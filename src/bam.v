==> flow/design.v <==
module BAM(i_clk, i_arst, i_on, i_presc_mode, i_duty_cycle, o_bam_enable, o_signal);
input i_clk;							 
input i_arst;							 
input i_on;								 
input [2:0] i_presc_mode;				 
input [7:0] i_duty_cycle;				 
output o_bam_enable;					 
output o_signal;						 
wire clock_enable;						 
reg [7:0] counter;						 
reg [2:0] current_bit;					 
assign o_bam_enable = i_on;				 
assign o_signal = ((i_duty_cycle[current_bit]) & i_on) ? 1'b1 : 1'b0;
wire [6:0] divide_by;
assign divide_by = 2**i_presc_mode - 1;
reg [6:0] divide_by_buff;
always @(posedge i_clk, posedge i_arst) begin				
	if(i_arst) begin
		divide_by_buff <= {7{1'b0}};			 
	end else if(~i_on) begin
		divide_by_buff <= {7{1'b0}};
	end else begin
		divide_by_buff <= divide_by;			 
	end
end
wire divide_by_state;							
assign divide_by_state = (~(divide_by_buff == divide_by) & clock_enable);	 
clk_prescaler prescaler_inst(.i_clk(i_clk),
				.i_arst(i_arst),
				.i_on(i_on),
				.i_divide_by(divide_by),
				.o_clk_enable(clock_enable));
wire [7:0] max_cnt;						 
assign max_cnt = 2**current_bit - 1;
wire max_cnt_rst;						 
assign max_cnt_rst = ((counter == max_cnt) & clock_enable);	 
reg [7:0] duty_cycle_buff;					 
always @(posedge i_clk, posedge i_arst) begin				
	if(i_arst) begin
		duty_cycle_buff <= {8{1'b0}};			 
	end else if(~i_on) begin
		duty_cycle_buff <= {8{1'b0}};
	end else begin
		duty_cycle_buff <= i_duty_cycle;		 
	end
end
wire duty_cycle_state;
assign duty_cycle_state = (~(duty_cycle_buff == i_duty_cycle) & clock_enable);	 
always @(posedge i_clk, posedge i_arst) begin
	if(i_arst) begin
		counter <= {8{1'b0}};
	end else if((~i_on) | max_cnt_rst | duty_cycle_state | divide_by_state) begin
		counter <= {8{1'b0}};				
	end else begin
		if(clock_enable) begin
			counter <= counter + 1'b1;
		end else begin
			counter <= counter;			 
		end
	end
end
always @(posedge i_clk, posedge i_arst) begin		
	if(i_arst) begin
		current_bit <= {3{1'b1}};			 
	end else if((~i_on) | duty_cycle_state | divide_by_state) begin
		current_bit <= {3{1'b1}};
	end else begin
		if(max_cnt_rst) begin
			current_bit <= current_bit - 1'b1;	 
		end else begin
			current_bit <= current_bit;		 
		end
	end
end
endmodule
module clk_prescaler(i_clk, i_arst, i_on, i_divide_by, o_clk_enable);
input i_clk;							 
input i_arst;							 
input i_on;							 
input [6:0] i_divide_by;					 
output o_clk_enable;						 
reg [6:0] counter;						 
reg [6:0] buffer;						 
assign o_clk_enable = (i_on & (counter == buffer));		 
always @(posedge i_clk, posedge i_arst) begin
	if(i_arst) begin
		buffer <= {7{1'b0}};				 
	end else if(~i_on) begin
		buffer <= {7{1'b0}};				 
	end else begin
		buffer <= i_divide_by;				 
	end
end
wire is_not_changed;
assign is_not_changed = (buffer == i_divide_by);		 
always @(posedge i_clk, posedge i_arst) begin
	if(i_arst) begin
		counter <= {7{1'b0}};
	end else if((~i_on) | (~is_not_changed)) begin
		counter <= {7{1'b0}};							
	end else begin
		if(o_clk_enable) begin			
			counter <= {7{1'b0}};
		end else begin
			if(i_on) begin				 
				counter <= counter + 1'b1;	 
			end else begin
				counter <= {7{1'b0}};		 
			end
		end
	end
end
endmodule
# Tool chain data of BAM
# The steps from the RTL of BAM to its reports follow in flow order.
# Lines are those of the file above, counted from 1.
# Cell names lack the library's common part.
# The mark n/a stands for no value.
# inputs
top	BAM
clock	i_clk
library	sky130hd
pvt_corner	tt_025C_1v80

# Word-level counts
# Counts by Yosys on the flattened word-level netlist (proc, flatten, opt, wreduce; memories kept). Register bits leave out memories and registers merged into their read ports (data or address). Print and check cells are left out. Cells with the same type and inputs are merged into one.
# classes
addsub	5
multipliers	0
div	0
compare	0
n_eq	4
shift	3
n_mux	10
n_logic	14
reduce_logical	2
# op_table
op	count
2-to-1 mux 7 bit	4
2-to-1 mux 8 bit	3
equality test 8 bit	2
equality test 7 bit	2
left shift 2 x 3 -> 8 bit with constant A	1
adder 8 x 1 -> 8 bit with constant B	1
subtractor 8 x 2 -> 8 bit with constant B	1
variable part select 8 x 3 -> 1 bit	1
left shift 2 x 3 -> 7 bit with constant A	1
adder 7 x 1 -> 7 bit with constant B	1
subtractor 7 x 2 -> 7 bit with constant B	1
bitwise OR 1 bit	6
2-to-1 mux 3 bit	2
bitwise AND 1 bit	5
nonzero test 2 bit	2
NOT 1 bit	3
subtractor 3 x 1 -> 3 bit with constant B	1
2-to-1 mux 1 bit	1
# word_totals
regBits	33
latch_bits	0
ramBits	0
mem_bits_ro	0
clocked_rd_ports_x_width	0
mem_count	0
output_inout_bits	2
wordCells	43

# Depth
# Yosys ltp: most cells in a row. Word level: on the elaborated netlist, between registers, memories and ports. Mapped: between sequential cells and ports; inverters and the memories' decode and read muxes count.
# logic_depth
ltp_word	8
abc_area	0
mapped_depth	12
depth_no_buf	10

# Netlist
# Source: synth_stat.txt of the flow (Yosys; design flattened, memories mapped). It holds for the ABC_AREA given above (unset counts as 0); a run with the other value may have another netlist.
# types
type	count	area_total_um2
dfrtp_1	30	750.72
xor2_1	17	148.893
xnor2_1	15	131.376
ha_1	8	100.096
dfstp_2	3	78.826
nor2_1	20	75.072
and2_1	8	50.048
nor2_2	8	50.048
mux4_2	2	45.043
a21oi_1	8	40.038
nand3_1	8	40.038
nand2_1	10	37.536
o21ai_0	7	35.034
inv_1	9	33.782
mux2i_1	3	30.029
nor3b_1	4	30.029
a2111oi_4	1	27.526
nand4_1	4	25.024
# Not listed: further types 29, cells in them 56.
# synth_totals
cell_count	221
synth_area_um2	2140.8
seqArea_um2	829.5
ffs	33
buf_cells	9
# By module: a second synthesis without flattening, with its own total; a netlist apart from the flattened one above.
# hier_totals
hier_cells	241
hier_area_um2	2478.6
# Each row is one instance without its submodules.
# by_module
module	n_inst	cells	mod_area_um2
BAM	1	181	1788.0
clk_prescaler	1	60	690.7

# Worst setup path after synthesis
# Path of least setup slack by OpenSTA after synthesis, without wires, with an ideal clock, recovery checks aside; 20% of the period is set as input and as output delay. Where synthesis merged equal registers, the netlist keeps one of their names.
# synth_timing
path_type	register -> register
startpoint	register current_bit[2]
endpoint	register counter[0]
period_ns	2.67
t_first_pin_ns	0.000
t_arrival_ns	2.756
required_time_ns	2.551
path_slack_ns	-0.205
delay_ns	2.875
stages	12
n_path_buf	3
synth_period_reached_ns	2.875
# "delay_ns" = arrival - input delay + setup time.
# "stages": output pins that drive a net of the path, with the launching flip-flop's if there is one; two outputs of one cell count as two.
# "synth_period_reached_ns" is the clock period less the worst setup slack; recovery checks do not enter. This is arithmetic on one report: input and output delays are still those of the set period (20% each).
# The rows between start and end are the longest chain of elaborated cells between them; the timing report does not say that the signal goes this way. Where chains are equally long, one stands for them.
# A line is the first line of the expression or statement that the cell stems from. Yosys adds cells for indexed reads and writes and turns some case tables into memories.
# At most two assigning lines are given for a register; there are more.
# synth_via
cell_sequence	dfstp_2 > clkbuf_1 > clkbuf_1 > nand2b_1 > ha_1 > or4b_2 > nand3_1 > xor2_1 > a2111oi_4 > a21bo_1 > buf_6 > nor2_2
elab_chain_len	8
# synth_rtl
item	line	source
from (decl)	11	reg [2:0] current_bit;
from (assign)	69	current_bit <= current_bit - 1'b1;
from (assign)	71	current_bit <= current_bit;
left shift 2 x 3 -> 8 bit	34	assign max_cnt = 2**current_bit - 1;
subtractor 8 x 2 -> 8 bit	34
equality test 8 bit	36	assign max_cnt_rst = ((counter == max_cnt) & clock_enable);
bitwise AND 1 bit	36
bitwise OR 1 bit (3 in a row)	52	end else if((~i_on) | max_cnt_rst | duty_cycle_state | divide_by_state) begin
2-to-1 mux 8 bit	52
to (assign)	56	counter <= counter + 1'b1;
to (assign)	58	counter <= counter;
to (decl)	10	reg [7:0] counter;

# Worst path after layout
# Path of least setup slack in the final report of run 1 (OpenROAD, finished layout, wires in). Where an end is a register, its clock arrival counts in the times.
# layout_timing
path_type	register -> register
startpoint	register current_bit[0]
endpoint	register current_bit[2]
period_ns	2.02
t_first_pin_ns	0.28
t_arrival_ns	2.87
required_time_ns	2.23
path_slack_ns	-0.64
stages	11
n_path_buf	2
# The rows between start and end are the longest chain of elaborated cells between them; the timing report does not say that the signal goes this way. Where chains are equally long, one stands for them.
# At most two assigning lines are given for a register; there are more.
# layout_via
cell_sequence	dfstp_2 > inv_2 > ha_4 > buf_6 > nor4_4 > o21ai_0 > a2111oi_2 > a21boi_4 > buf_6 > and4_1 > o21ai_1
elab_chain_len	6
# layout_rtl
item	line	source
from (decl)	11	reg [2:0] current_bit;
from (assign)	69	current_bit <= current_bit - 1'b1;
from (assign)	71	current_bit <= current_bit;
left shift 2 x 3 -> 8 bit	34	assign max_cnt = 2**current_bit - 1;
subtractor 8 x 2 -> 8 bit	34
equality test 8 bit	36	assign max_cnt_rst = ((counter == max_cnt) & clock_enable);
bitwise AND 1 bit	36
2-to-1 mux 3 bit	68	if(max_cnt_rst) begin
2-to-1 mux 3 bit	65	end else if((~i_on) | duty_cycle_state | divide_by_state) begin
to (assign)	69
to (assign)	71
to (decl)	11

# Settings and measured results of 2 stored flow runs for module BAM (sky130hd), not sorted in any way. The constraints put input and output delay at 20% of the set period each and load the outputs with 0.01 pF.
# "achieved_period_ns" = clock period - worst setup slack. The figure is calculated, with input and output delays left at 20% of the set period.
# "worst_path_ns": the worst setup path's part of the clock period (all of it between registers, 20% less for each end at a port) less its slack. A launch clock that arrives late makes it longer, a capture clock that arrives late makes it shorter.
# "total_power_mw" rests on the timing tool's default activity at the inputs, not on a simulated workload.
# Among the settings, n/a means not set for that run.
stored run	period_ns	CORE_UTILIZATION	SETUP_SLACK_MARGIN	PLACE_DENSITY_LB_ADDON	CORE_MARGIN	GPL_TIMING_DRIVEN	CTS_CLUSTER_DIAMETER	MIN_ROUTING_LAYER	CAP_MARGIN	SLEW_MARGIN	yosys_chip_area_um2	final_die_area_um2	final_cell_area_um2	utilization_pct	setup_ws_ns	setupTns_ns	hold_ws_ns	total_power_mw	achieved_period_ns	worst_path_ns	worst_path_kind
run 1	2.02	55	0.29	0.29	2	1	385	met1	20	20	2140.8	4407.6	2849.0	77.2	-0.638	-7.193	0.498	1.370	2.658	2.66	register -> register
run 2	3.72	40	n/a	n/a	2	n/a	n/a	n/a	20	20	2140.8	5952.9	2458.6	47.8	0.499	0.000	0.515	0.8048	3.221	3.22	register -> register
