==> flow/design.v <==
module vga_gen (i_clk_27, i_on, i_arst, o_active_area, o_image_active, o_hcnt, o_vcnt, o_hsync, o_vsync, o_blank, o_sync);
input i_clk_27;
input i_on;
input i_arst;
output wire o_active_area;
output wire o_image_active;
output reg [9:0] o_hcnt;
output reg [9:0] o_vcnt;	
output wire o_hsync; 
output wire o_vsync;
output wire o_blank;
output wire o_sync;
parameter h_sync = 95;			 
parameter h_back_porch = 48;	 
parameter h_active = 635;		 
parameter h_front_porch = 15;	 
parameter h_before_blank_end = h_sync + h_back_porch;
parameter h_after_blank_start = h_sync + h_back_porch + h_active;
parameter h_total = h_sync + h_back_porch + h_active + h_front_porch;
parameter v_sync = 2;			 
parameter v_back_porch = 33;	 
parameter v_active = 480;		 
parameter v_front_porch = 10;	 
parameter v_before_blank_end = v_sync + v_back_porch;
parameter v_after_blank_start = v_sync + v_back_porch + v_active;
parameter v_total = v_sync + v_back_porch + v_active + v_front_porch;
wire h_blank, v_blank;
assign h_blank = ~((o_hcnt < h_before_blank_end) | (o_hcnt >= h_after_blank_start));
assign v_blank = ~((o_vcnt < v_before_blank_end) | (o_vcnt >= v_after_blank_start));
assign o_hsync = (o_hcnt < h_sync) ? 1'b0 : 1'b1;	 
assign o_vsync = (o_vcnt < v_sync) ? 1'b0 : 1'b1;	 
assign o_blank = (h_blank | v_blank);
assign o_sync = 1'b0;							 
assign o_active_area = ((o_hcnt >= h_before_blank_end) && (o_hcnt < h_after_blank_start) && (o_vcnt >= v_before_blank_end) && (o_vcnt < v_after_blank_start));		
parameter h_image_start = h_sync + h_back_porch;
parameter h_image_end = h_sync + h_back_porch + 8'd128;
parameter v_image_start = v_sync + v_back_porch;
parameter v_image_end = v_sync + v_back_porch + 8'd160;
assign o_image_active = ((o_hcnt >= h_image_start) && (o_hcnt < h_image_end) && (o_vcnt >= v_image_start) && (o_vcnt < v_image_end));		
always @(posedge i_clk_27, negedge i_arst) begin 	
	if (~i_arst) begin
		o_hcnt <= {10{1'b0}};
		o_vcnt <= {10{1'b0}};
	end else begin 
		if (i_on) begin
			if (o_hcnt < h_total - 1) begin
				o_hcnt <= o_hcnt + 1'b1;
			end else begin 
				o_hcnt <= {10{1'b0}};
				if (o_vcnt < v_total - 1) begin 
					o_vcnt <= o_vcnt  + 1'b1;
				end else begin
					o_vcnt <= {10{1'b0}};
				end
			end
		end else begin
			o_hcnt <= {10{1'b0}};
			o_vcnt <= {10{1'b0}};
		end
	end
end
endmodule
Reports on vga_gen
What the tools print for vga_gen, step after step.
Line numbers count from 1 in the design file above.
Operators carry their Yosys type and port widths (W data, S select, Z words).
Cell names lack the library's common part.
{"block": "inputs", "design": "vga_gen", "clock": "i_clk_27", "lib": "sky130hd", "pvt_corner": "tt_025C_1v80"}

Word-level counts
Source: Yosys, flattened and elaborated, memories not mapped. Widths are those after wreduce. Registers that Yosys merges into a memory's read port (data or address) are not register bits. Print and check cells do not count. Equal cells are merged and count once.
{"block": "word_totals", "inputBits": 3, "out_inout_bits": 26, "wordCells": 37, "reg_bits": 20}
{"block": "op_classes", "equal": 1, "n_logic": 5, "n_addsub": 2, "compare": 14, "mux": 7, "reduce_and_logical": 6}
{"block": "op_table", "cell": "$mux W10", "n": 5}
{"block": "op_table", "cell": "$lt A10 B10 Y1 const B", "n": 4}
{"block": "op_table", "cell": "$add A10 B1 Y10 const B", "n": 2}
{"block": "op_table", "cell": "$ge A10 B10 Y1 const B", "n": 2}
{"block": "op_table", "cell": "$lt A10 B8 Y1 const B", "n": 2}
{"block": "op_table", "cell": "$lt A10 B2 Y1 const B", "n": 1}
{"block": "op_table", "cell": "$ge A10 B6 Y1 const B", "n": 1}
{"block": "op_table", "cell": "$lt A10 B6 Y1 const B", "n": 1}
{"block": "op_table", "cell": "$lt A10 B7 Y1 const B", "n": 1}
{"block": "op_table", "cell": "$ge A10 B8 Y1 const B", "n": 1}
{"block": "op_table", "cell": "$lt A10 B9 Y1 const B", "n": 1}
{"block": "op_table", "cell": "$logic_and A1 B1 Y1", "n": 6}
{"block": "op_table", "cell": "$or A1 B1 Y1", "n": 3}
{"block": "op_table", "cell": "$not A1 Y1", "n": 2}
{"block": "op_table", "cell": "$ne A2 B2 Y1 const B", "n": 1}
{"block": "op_table", "cell": "$mux W1", "n": 2}

Longest topological paths
Yosys ltp: most cells in a row. Word level: on the elaborated netlist, between registers, memories and ports. Mapped: between sequential cells and ports; inverters and the memories' decode and read muxes count.
{"block": "logic_depth", "depth_word": 4, "ABC_AREA": 0, "mapped_depth": 5, "depth_no_buf": 5}

Mapped cells and area
Source: synth_stat.txt of the flow (Yosys; design flattened, memories mapped). It holds for the ABC_AREA given above (unset counts as 0); a run with the other value may have another netlist.
Totals and module areas in this step are rounded.
{"block": "synth_totals", "cells": 132, "yosys_area_um2": 1250, "buf_cells": 4, "seqArea_um2": 500, "ff_cells": 20}
{"block": "by_type", "cell": "dfrtp_1", "n": 20, "area_total_um2": 500.48}
{"block": "by_type", "cell": "nor2_1", "n": 16, "area_total_um2": 60.058}
{"block": "by_type", "cell": "a22o_1", "n": 6, "area_total_um2": 52.55}
{"block": "by_type", "cell": "xnor2_1", "n": 5, "area_total_um2": 43.792}
{"block": "by_type", "cell": "ha_1", "n": 3, "area_total_um2": 37.536}
{"block": "by_type", "cell": "nor3_1", "n": 7, "area_total_um2": 35.034}
{"block": "by_type", "cell": "and3_1", "n": 5, "area_total_um2": 31.28}
{"block": "by_type", "cell": "nor2b_1", "n": 5, "area_total_um2": 31.28}
{"block": "by_type", "cell": "a2111oi_4", "n": 1, "area_total_um2": 27.526}
{"block": "by_type", "cell": "a41oi_4", "n": 1, "area_total_um2": 27.526}
{"block": "by_type", "cell": "nand2_1", "n": 7, "area_total_um2": 26.275}
{"block": "by_type", "cell": "nor4_4", "n": 1, "area_total_um2": 21.27}
{"block": "by_type", "cell": "nand3_1", "n": 4, "area_total_um2": 20.019}
{"block": "by_type", "cell": "o21ai_0", "n": 4, "area_total_um2": 20.019}
{"block": "by_type", "cell": "a31oi_1", "n": 3, "area_total_um2": 18.768}
{"block": "by_type", "cell": "inv_1", "n": 5, "area_total_um2": 18.768}
{"block": "by_type", "cell": "nand4_1", "n": 3, "area_total_um2": 18.768}
{"block": "by_type", "cell": "xor2_1", "n": 2, "area_total_um2": 17.517}
Not listed: further types 26, cells in them 34.

Worst setup path after synthesis
Path of least setup slack by OpenSTA after synthesis, without wires, with an ideal clock, recovery checks aside; 20% of the period is set as input and as output delay. Where synthesis merged equal registers, the netlist keeps one of their names.
{"block": "synth_timing", "path_kind": "reg-to-output", "start": "reg o_hcnt[0]", "end": "out o_blank", "required_time_ns": 1.720, "period_ns": 2.15, "stages": 6, "t_first_pin_ns": 0.000, "n_path_buf": 0, "setup_slack_ns": -0.003, "t_arrival_ns": 1.723, "delay_ns": 1.723, "out_delay_ns": 0.430, "period_less_setup_slack_ns": 2.153}
"delay_ns" = arrival - input delay + setup time.
At an output port there is no setup time.
"stages" counts driving pins, that of a launching flip-flop among them; a cell with two outputs on the path counts twice.
"period_less_setup_slack_ns" = period - worst setup slack (recovery checks aside). The figure is calculated, with input and output delays left at 20% of the set period.
Between the ends stands the longest chain of elaborated cells between them, by number of cells; it is not shown to be the way that was timed. Of several equally long chains one is given.
A line is the first line of the expression or statement that the cell stems from. Yosys adds cells for indexed reads and writes and turns some case tables into memories.
A register here has more assigning lines than the two given.
{"block": "synth_between", "cell_sequence": "dfrtp_1 ha_1 and3_1 or4_1 a211oi_2 o31ai_1", "elab_chain_cells": 4, "cone_cells": 5, "lines_between": 2, "cone_classes": "2 x compare; 3 x logic"}
{"block": "synth_rtl", "item": "from (decl)", "line_no": 7, "rtl": "output reg [9:0] o_hcnt;"}
{"block": "synth_rtl", "item": "from (assign)", "line_no": 42, "rtl": "o_hcnt <= {10{1'b0}};"}
{"block": "synth_rtl", "item": "from (assign)", "line_no": 47, "rtl": "o_hcnt <= o_hcnt + 1'b1;"}
{"block": "synth_rtl", "item": "$lt A10 B8 Y1", "line_no": 28, "rtl": "assign h_blank = ~((o_hcnt < h_before_blank_end) | (o_hcnt >= h_after_blank_start));"}
{"block": "synth_rtl", "item": "$or A1 B1 Y1", "line_no": 28}
{"block": "synth_rtl", "item": "$not A1 Y1", "line_no": 28}
{"block": "synth_rtl", "item": "$or A1 B1 Y1", "line_no": 32, "rtl": "assign o_blank = (h_blank | v_blank);"}
{"block": "synth_rtl", "item": "to (decl)", "line_no": 11, "rtl": "output wire o_blank;"}

Worst path after layout
From the final timing report of run A: the path of least setup slack in the routed layout; clock arrival at registers is part of the times.
{"block": "layout_timing", "path_kind": "reg-to-output", "start": "reg o_hcnt[1]", "end": "out o_blank", "t_arrival_ns": 2.08, "n_path_buf": 2, "period_ns": 1.32, "t_first_pin_ns": 0.26, "required_time_ns": 1.06, "stages": 8, "setup_slack_ns": -1.03, "out_delay_ns": 0.26}
Between the ends stands the longest chain of elaborated cells between them, by number of cells; it is not shown to be the way that was timed. Of several equally long chains one is given.
A register here has more assigning lines than the two given.
{"block": "layout_between", "cell_sequence": "dfrtp_1 ha_2 and3_4 or4_4 a211oi_4 buf_4 o31ai_2 buf_2", "elab_chain_cells": 4, "cone_cells": 5, "lines_between": 2, "cone_classes": "2 x compare; 3 x logic"}
{"block": "layout_rtl", "item": "from (decl)", "line_no": 7, "rtl": "output reg [9:0] o_hcnt;"}
{"block": "layout_rtl", "item": "from (assign)", "line_no": 42, "rtl": "o_hcnt <= {10{1'b0}};"}
{"block": "layout_rtl", "item": "from (assign)", "line_no": 47, "rtl": "o_hcnt <= o_hcnt + 1'b1;"}
{"block": "layout_rtl", "item": "$lt A10 B8 Y1", "line_no": 28, "rtl": "assign h_blank = ~((o_hcnt < h_before_blank_end) | (o_hcnt >= h_after_blank_start));"}
{"block": "layout_rtl", "item": "$or A1 B1 Y1", "line_no": 28}
{"block": "layout_rtl", "item": "$not A1 Y1", "line_no": 28}
{"block": "layout_rtl", "item": "$or A1 B1 Y1", "line_no": 32, "rtl": "assign o_blank = (h_blank | v_blank);"}
{"block": "layout_rtl", "item": "to (decl)", "line_no": 11, "rtl": "output wire o_blank;"}

Appendix: measured runs

Record of 2 stored runs of the RTL-to-layout flow on vga_gen, platform sky130hd. The runs are unordered. Constraints: input delay and output delay 20% of the set period each, output load 0.01 pF.
"period_less_ws_ns" means the clock period less the worst setup slack. The figure is calculated, with input and output delays left at 20% of the set period.
"worst_setup_path_time_ns" is the time allowed to the run's worst setup path (the clock period less input and output delay, where it has them) less its slack. Clock arrival times count: a late capture clock shortens it, a late launch clock lengthens it.
"fin_power_mw" rests on the timing tool's default activity at the inputs, not on a simulated workload.
Results are given in rounded form.

Run A
==> flow/run.sh <==
#!/bin/bash
# the make line also repeats the synthesis and layout settings of config.mk as NAME=value (left out here)
make -C /OpenROAD-flow-scripts/flow DESIGN_CONFIG=/design/flow/config.mk WORK_HOME=/design/flow/orfs CLKGATE_MAP_FILE= finish
==> flow/config.mk <==
export PLATFORM = sky130hd
export DESIGN_NAME = vga_gen
export DESIGN_NICKNAME = vga_gen
export VERILOG_FILES = /design/flow/design.v
export SDC_FILE = /design/flow/constraint.sdc
export NUM_CORES = 4
export LEC_CHECK = 0
export ABC_AREA = 0
export CAP_MARGIN = 20
export CELL_PAD_IN_SITES_DETAIL_PLACEMENT = 1
export CORE_MARGIN = 9
export CORE_UTILIZATION = 15
export CTS_CLUSTER_DIAMETER = 174
export GPL_ROUTABILITY_DRIVEN = 0
export GPL_TIMING_DRIVEN = 1
export PLACE_DENSITY_LB_ADDON = 0.27
export SLEW_MARGIN = 20
==> flow/constraint.sdc <==
create_clock -name core_clock -period 1.32 [get_ports {i_clk_27}]
set_input_delay 0.2640 -clock core_clock [delete_from_list [all_inputs] [get_ports {i_clk_27}]]
set_output_delay 0.2640 -clock core_clock [all_outputs]
set_load 0.01 [all_outputs]

==> results of run A, as JSON <==
{
  "timing.setup.tns_ns": -12.0,
  "layout_stdcell_area_um2": 2380,
  "fin_power_mw": 1.32,
  "worst_setup_path_time_ns": 2.08,
  "worst_setup_path_type": "reg-to-output",
  "synth_chip_area_um2": 1250,
  "post_route_util_frac": 0.301,
  "period_less_ws_ns": 2.348,
  "final_setup_ws_ns": -1.03,
  "final_die_area_um2": 12000
}

Run B
==> flow/run.sh <==
#!/bin/bash
# the make line also repeats the synthesis and layout settings of config.mk as NAME=value (left out here)
make -C /OpenROAD-flow-scripts/flow DESIGN_CONFIG=/design/flow/config.mk WORK_HOME=/design/flow/orfs CLKGATE_MAP_FILE= finish
==> flow/config.mk <==
export PLATFORM = sky130hd
export DESIGN_NAME = vga_gen
export DESIGN_NICKNAME = vga_gen
export VERILOG_FILES = /design/flow/design.v
export SDC_FILE = /design/flow/constraint.sdc
export NUM_CORES = 4
export LEC_CHECK = 0
export ABC_AREA = 1
export CAP_MARGIN = 15
export CELL_PAD_IN_SITES_GLOBAL_PLACEMENT = 2
export CORE_ASPECT_RATIO = 1.93
export CORE_MARGIN = 6
export CORE_UTILIZATION = 71
export GPL_ROUTABILITY_DRIVEN = 1
export MIN_ROUTING_LAYER = met1
export PLACE_DENSITY = 0.73
export SETUP_SLACK_MARGIN = 0.01
export SLEW_MARGIN = 20
export TNS_END_PERCENT = 75
==> flow/constraint.sdc <==
create_clock -name core_clock -period 2.01 [get_ports {i_clk_27}]
set_input_delay 0.4020 -clock core_clock [delete_from_list [all_inputs] [get_ports {i_clk_27}]]
set_output_delay 0.4020 -clock core_clock [all_outputs]
set_load 0.01 [all_outputs]

==> results of run B, as JSON <==
{
  "outcome": "not finished: placement ended with error GPL-0301"
}
